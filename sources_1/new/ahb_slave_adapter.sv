==> flow/design.v <==
module ahb_slave_adapter #(
    parameter int DATA_WIDTH = 32,
    parameter int ADDR_WIDTH = 32
) (
    input  logic                   hclk,
    input  logic                   hresetn,
    input  logic [ADDR_WIDTH-1:0]  haddr,
    input  logic [2:0]             hburst,
    input  logic                   hready,
    input  logic [2:0]             hsize,
    input  logic [1:0]             htrans,
    input  logic [DATA_WIDTH-1:0]  hwdata,
    input  logic                   hwrite,
    output logic [DATA_WIDTH-1:0]  hrdata,
    output logic                   hreadyout,
    output logic [1:0]             hresp,
    output logic                   con_wr,
    output logic                   con_rd,
    output logic [ADDR_WIDTH-1:0]  con_waddr,
    output logic [ADDR_WIDTH-1:0]  con_raddr,
    output logic [DATA_WIDTH-1:0]  con_wdata,
    input  logic [DATA_WIDTH-1:0]  con_rdata,
    output logic                   con_rd_ack,
    input  logic                   con_wr_ack,
    input  logic                   con_slverr
);
  typedef enum logic [1:0] {IDLE, ADDR, DATA} state_t;
  state_t state, next_state;
  logic [ADDR_WIDTH-1:0]      addr_reg;
  logic [2:0]                 size_reg;
  logic [2:0]                 burst_reg;
  logic                       write_reg;
  logic [7:0]                 beats_rem;
  wire transfer_req = (htrans == 2'b10) || (htrans == 2'b11);
  logic [7:0] burst_len;
  always_comb begin
    unique case (hburst)
      3'b000: burst_len = 8'd1;
      3'b001: burst_len = 8'd0;  
      3'b010, 3'b011: burst_len = 8'd4;
      3'b100, 3'b101: burst_len = 8'd8;
      3'b110, 3'b111: burst_len = 8'd16;
      default: burst_len = 8'd1;
    endcase
  end
  logic [ADDR_WIDTH-1:0] next_addr;
  always_comb begin
    next_addr = addr_reg;
    if (burst_reg != 3'b000) begin
      case (size_reg)
        3'b000: next_addr = addr_reg + 1;
        3'b001: next_addr = addr_reg + 2;
        default: next_addr = addr_reg + 4;
      endcase
    end
  end
  assign con_waddr  = addr_reg;
  assign con_raddr  = addr_reg;
  assign con_wdata  = hwdata;
  assign con_wr      = (state == DATA) && write_reg && hready;
  assign con_rd      = (state == DATA) && !write_reg && hready;
  assign con_rd_ack  = con_rd;
  always_comb begin
    next_state = state;
    hreadyout  = 1'b1;
    hresp      = 2'b00;
    case (state)
      IDLE: begin
        if (transfer_req && hready) begin
          next_state = ADDR;
          hreadyout  = 1'b1;
        end
      end
      ADDR: begin
        next_state = DATA;
      end
      DATA: begin
        if (write_reg && !con_wr_ack) begin
          hreadyout = 1'b0;
        end
        if ((!write_reg && con_rd_ack) || (write_reg && con_wr_ack)) begin
          if (beats_rem > 1) begin
            next_state = ADDR;
          end else begin
            next_state = IDLE;
          end
        end
      end
    endcase
  end
  always_ff @(posedge hclk or negedge hresetn) begin
    if (!hresetn) begin
      state       <= IDLE;
      addr_reg    <= '0;
      size_reg    <= 3'b010;
      burst_reg   <= 3'b000;
      write_reg   <= 1'b0;
      beats_rem   <= 8'd0;
      hrdata      <= '0;
    end else begin
      state <= next_state;
      if (state == ADDR && transfer_req && hready) begin
        addr_reg   <= haddr;
        size_reg   <= hsize;
        burst_reg  <= hburst;
        write_reg  <= hwrite;
        if (hburst == 3'b001)
          beats_rem <= 8'hFF;
        else
          beats_rem <= burst_len;
      end
      if (state == DATA && hready) begin
        if ((write_reg && con_wr_ack) || (!write_reg && con_rd_ack)) begin
          beats_rem <= beats_rem - 8'd1;
          addr_reg  <= next_addr;
        end
        if (!write_reg && con_rd_ack) begin
          hrdata <= con_rdata;
        end
      end
    end
  end
endmodule
### Reports on ahb_slave_adapter

Tool output for the design above, in the order of the flow.
Line numbers count from 1 in the design file above.
Operators: Yosys type, input widths -> output width; for muxes data width and select width s.
Not given: --

| set-up | value |
|---|---|
| top | ahb_slave_adapter |
| clock | hclk |
| standard-cell library | sky130hd |
| library corner | tt_025C_1v80 |

### Elaborated design

Source: Yosys, flattened and elaborated, memories not mapped. Widths are those after wreduce. Registers that Yosys merges into a memory's read port (data or address) are not register bits. Print and check cells do not count. Equal cells are merged and count once.
Memory sizes are those after Yosys's memory passes, which may raise the word count (mostly to a power of two), join words into wider ones and drop unused or constant bits.

| operators by class | value |
|---|---|
| $lt $le $gt $ge | 1 |
| reductions and logical operators | 21 |
| equality and inequality tests | 9 |
| multiplexer cells | 15 |
| add/subtract/negate cells | 4 |

Operators by type and width:

| operator | count |
|---|---|
| $mux 32 | 4 |
| $pmux 32 s2 | 1 |
| $add 32x1->32 const B | 1 |
| $add 32x2->32 const B | 1 |
| $add 32x3->32 const B | 1 |
| $mux 8 | 4 |
| $logic_and 1x1->1 | 11 |
| $sub 8x1->8 const B | 1 |
| $gt 8x1->1 const B | 1 |
| $eq 2x2->1 const B | 3 |
| $eq 3x1->1 const B | 2 |
| $reduce_bool 3->1 | 2 |
| $pmux 2 s3 | 1 |
| $ne 2x2->1 const B | 2 |
| $mux 2 | 2 |
| $ne 3x3->1 const B | 1 |
| $logic_not 3->1 | 1 |
| $reduce_and 3->1 | 1 |
| $mux 1 | 3 |
| $logic_or 1x1->1 | 2 |
| $logic_not 1->1 | 2 |
| $eq 2x1->1 const B | 1 |
| $logic_not 2->1 | 1 |
| $reduce_and 2->1 | 1 |

| storage and ports | value |
|---|---|
| register bits | 81 |
| ROM bits | 32 |
| word-level cells | 58 |
| memories | 1 |
| bits of input ports | 110 |

Memory list:

| memory | words | width | rd ports | wr ports | RTL line | RTL |
|---|---|---|---|---|---|---|
| (no name shown) | 8 | 4 | 1 | 0 | 37 | `unique case (hburst)` |

### Longest topological paths

Yosys ltp: most cells in a row. Word level: on the elaborated netlist, between registers, memories and ports. Mapped: between sequential cells and ports; inverters and the memories' decode and read muxes count.

| depth | value |
|---|---|
| depth in word-level cells | 7 |
| ABC_AREA | 0 |
| depth in mapped cells | 8 |

### Netlist

The flow's flattened synthesis, as Yosys stat reports it; memories are mapped. The netlist is that of the ABC_AREA named above (0 if unset); the other value can give another one.

Cell types:

| type | count | total area (µm²) |
|---|---|---|
| sky130_fd_sc_hd__dfrtp_1 | 80 | 2,001.92 |
| sky130_fd_sc_hd__buf_4 | 68 | 510.49 |
| sky130_fd_sc_hd__mux2_2 | 32 | 360.346 |
| sky130_fd_sc_hd__nand2_1 | 73 | 274.013 |
| sky130_fd_sc_hd__nor2_1 | 42 | 157.651 |
| sky130_fd_sc_hd__a21oi_1 | 25 | 125.12 |
| sky130_fd_sc_hd__nand3_1 | 24 | 120.115 |
| sky130_fd_sc_hd__o21ai_0 | 23 | 115.11 |
| sky130_fd_sc_hd__nor3_1 | 16 | 80.077 |
| sky130_fd_sc_hd__ha_1 | 6 | 75.072 |
| sky130_fd_sc_hd__nand4_1 | 12 | 75.072 |
| sky130_fd_sc_hd__clkbuf_1 | 18 | 67.565 |
| sky130_fd_sc_hd__and3_1 | 10 | 62.56 |
| sky130_fd_sc_hd__a211oi_1 | 7 | 52.55 |
| sky130_fd_sc_hd__dfstp_2 | 2 | 52.55 |
| sky130_fd_sc_hd__o211ai_1 | 7 | 52.55 |
| sky130_fd_sc_hd__a221o_1 | 5 | 50.048 |
| sky130_fd_sc_hd__nor4_1 | 7 | 43.792 |

Not listed: further types 51, cells in them 107.

| mapped netlist | value |
|---|---|
| sequential part of the area | 2,054.5 µm² |
| synthesis area | 5,132.4 µm² |
| flip-flop cells | 82 |
| cells in the netlist | 564 |

### Worst setup path after synthesis

Path of least setup slack by OpenSTA after synthesis, without wires, with an ideal clock, recovery checks aside; 20% of the period is set as input and as output delay. Where synthesis merged equal registers, the netlist keeps one of their names.

| timing post-synthesis | value |
|---|---|
| path kind | input to output |
| from | input hready |
| to | output con_rd_ack |
| period | 2,670 ps |
| driving pins on the path | 4 |
| launch time at the first pin | 534 ps |
| external input delay | 534 ps |
| delay of the path | 955 ps |
| path slack | 647 ps |
| arrival | 1,489 ps |
| synthesis period reached | 2,023 ps |

"delay of the path" = arrival - input delay + setup time.
A path that ends at an output port has no setup time.
"driving pins on the path" counts driving pins, that of a launching flip-flop among them; a cell with two outputs on the path counts twice.
"synthesis period reached" is the clock period less the worst setup slack; recovery checks do not enter. This is arithmetic on one report: input and output delays are still those of the set period (20% each).
Between the ends stands the longest chain of elaborated cells between them, by number of cells; it is not shown to be the way that was timed. Of several equally long chains one is given.
Each line given opens the expression or statement behind the cell; cells for indexed reads and writes are added by Yosys, which also makes memories of some case tables.

| on the way, post-synthesis | value |
|---|---|
| cell sequence | sky130_fd_sc_hd__nand2_2 sky130_fd_sc_hd__nor2_1 sky130_fd_sc_hd__clkbuf_1 sky130_fd_sc_hd__buf_4 |
| cells in the longest elaborated chain | 1 |

Ends and longest elaborated chain, post-synthesis:

| item | RTL line | RTL |
|---|---|---|
| start: declaration | 9 | `input  logic                   hready,` |
| $logic_and 1x1->1 | 61 | `assign con_rd      = (state == DATA) && !write_reg && hready;` |
| end: declaration | 23 | `output logic                   con_rd_ack,` |

Some nets on the timed path still bear RTL names; the line given drives or declares the net.

Named nets, post-synthesis:

| net | RTL line |
|---|---|
| con_rd | 61 |

### Worst path after layout

From the final timing report of job 1: the path of least setup slack in the routed layout; clock arrival at registers is part of the times.
The report prints the path's times to 10 ps; the period is as set.

| timing after layout | value |
|---|---|
| path kind | register to register |
| from | register size_reg[1] |
| to | register addr_reg[26] |
| path slack | -250 ps |
| driving pins on the path | 7 |
| period | 1,650 ps |
| arrival | 2,130 ps |
| launch time at the first pin | 340 ps |

Between the ends stands the longest chain of elaborated cells between them, by number of cells; it is not shown to be the way that was timed. Of several equally long chains one is given.
A register here has more assigning lines than the two given.

| on the way, after layout | value |
|---|---|
| cell sequence | sky130_fd_sc_hd__dfstp_2 sky130_fd_sc_hd__a211o_1 sky130_fd_sc_hd__a21oi_2 sky130_fd_sc_hd__or3_4 sky130_fd_sc_hd__o311ai_4 sky130_fd_sc_hd__o41ai_2 sky130_fd_sc_hd__a221o_1 |
| cells in the longest elaborated chain | 5 |

Ends and longest elaborated chain, after layout:

| item | RTL line | RTL |
|---|---|---|
| start: declaration | 30 | `logic [2:0]                 size_reg;` |
| start: assignment | 95 | `size_reg    <= 3'b010;` |
| start: assignment | 104 | `size_reg   <= hsize;` |
| $eq 3x1->1 | 50 | `case (size_reg)` |
| $pmux 32 s2 | 50 |  |
| $mux 32 | 49 | `if (burst_reg != 3'b000) begin` |
| $mux 32 | 113 | `if ((write_reg && con_wr_ack) \|\| (!write_reg && con_rd_ack)) begin` |
| $mux 32 | 112 | `if (state == DATA && hready) begin` |
| end: assignment | 103 | `addr_reg   <= haddr;` |
| end: assignment | 115 | `addr_reg  <= next_addr;` |
| end: declaration | 29 | `logic [ADDR_WIDTH-1:0]      addr_reg;` |

Lab notebook: ahb_slave_adapter

Settings and measured results of 2 stored flow runs for module ahb_slave_adapter (sky130hd), not sorted in any way. The constraints put input and output delay at 20% of the set period each and load the outputs with 0.01 pF.
"achieved clock period" is the run's clock period less its worst setup slack. It is reckoned from that one timing run; input and output delays stay at 20% of the period that was set.
"time used up by the worst setup path" is the time allowed to the run's worst setup path (the clock period less input and output delay, where it has them) less its slack. Clock arrival times count: a late capture clock shortens it, a late launch clock lengthens it.
By "overall power" is meant OpenSTA's value without simulated activity: inputs other than the clock are taken to toggle once in ten clock periods, and the tool carries that through the logic.
"time used up by the worst setup path" is known to 10 ps.
Settings: - = not set for that run.

| stored run | period_ns | CORE_UTILIZATION | PLACE_DENSITY_LB_ADDON | HOLD_SLACK_MARGIN | CORE_MARGIN | TNS_END_PERCENT | MAX_ROUTING_LAYER | CAP_MARGIN | SLEW_MARGIN | SETUP_SLACK_MARGIN | PLACE_DENSITY | GPL_TIMING_DRIVEN | area of the standard cells in the finished layout (µm²) | post-route utilization (%) | setup slack of the critical path (ps) | cell area after synthesis (µm²) | time used up by the worst setup path (ps) | kind of the worst setup path | die area (µm²) | overall power (µW) | post-route setup TNS (ps) | achieved clock period (ps) |
|---|---|---|---|---|---|---|---|---|---|---|---|---|---|---|---|---|---|---|---|---|---|---|
| job 1 | 1.65 | 37 | 0.13 | 0.21 | 2 | 15 | met4 | 20 | 20 | - | - | - | 8,470.6 | 61.7 | -249 | 5,132.4 | 1,900 | register to register | 14,829.2 | 4,320 | -3,264 | 1,899 |
| job 2 | 3.89 | 41 | - | - | 2 | 70 | - | 20 | 40 | 1.11 | 0.61 | 1 | 6,884.1 | 56.8 | 1,172 | 5,132.4 | 1,940 | input to register | 13,429.3 | 1,789 | 0 | 2,718 |
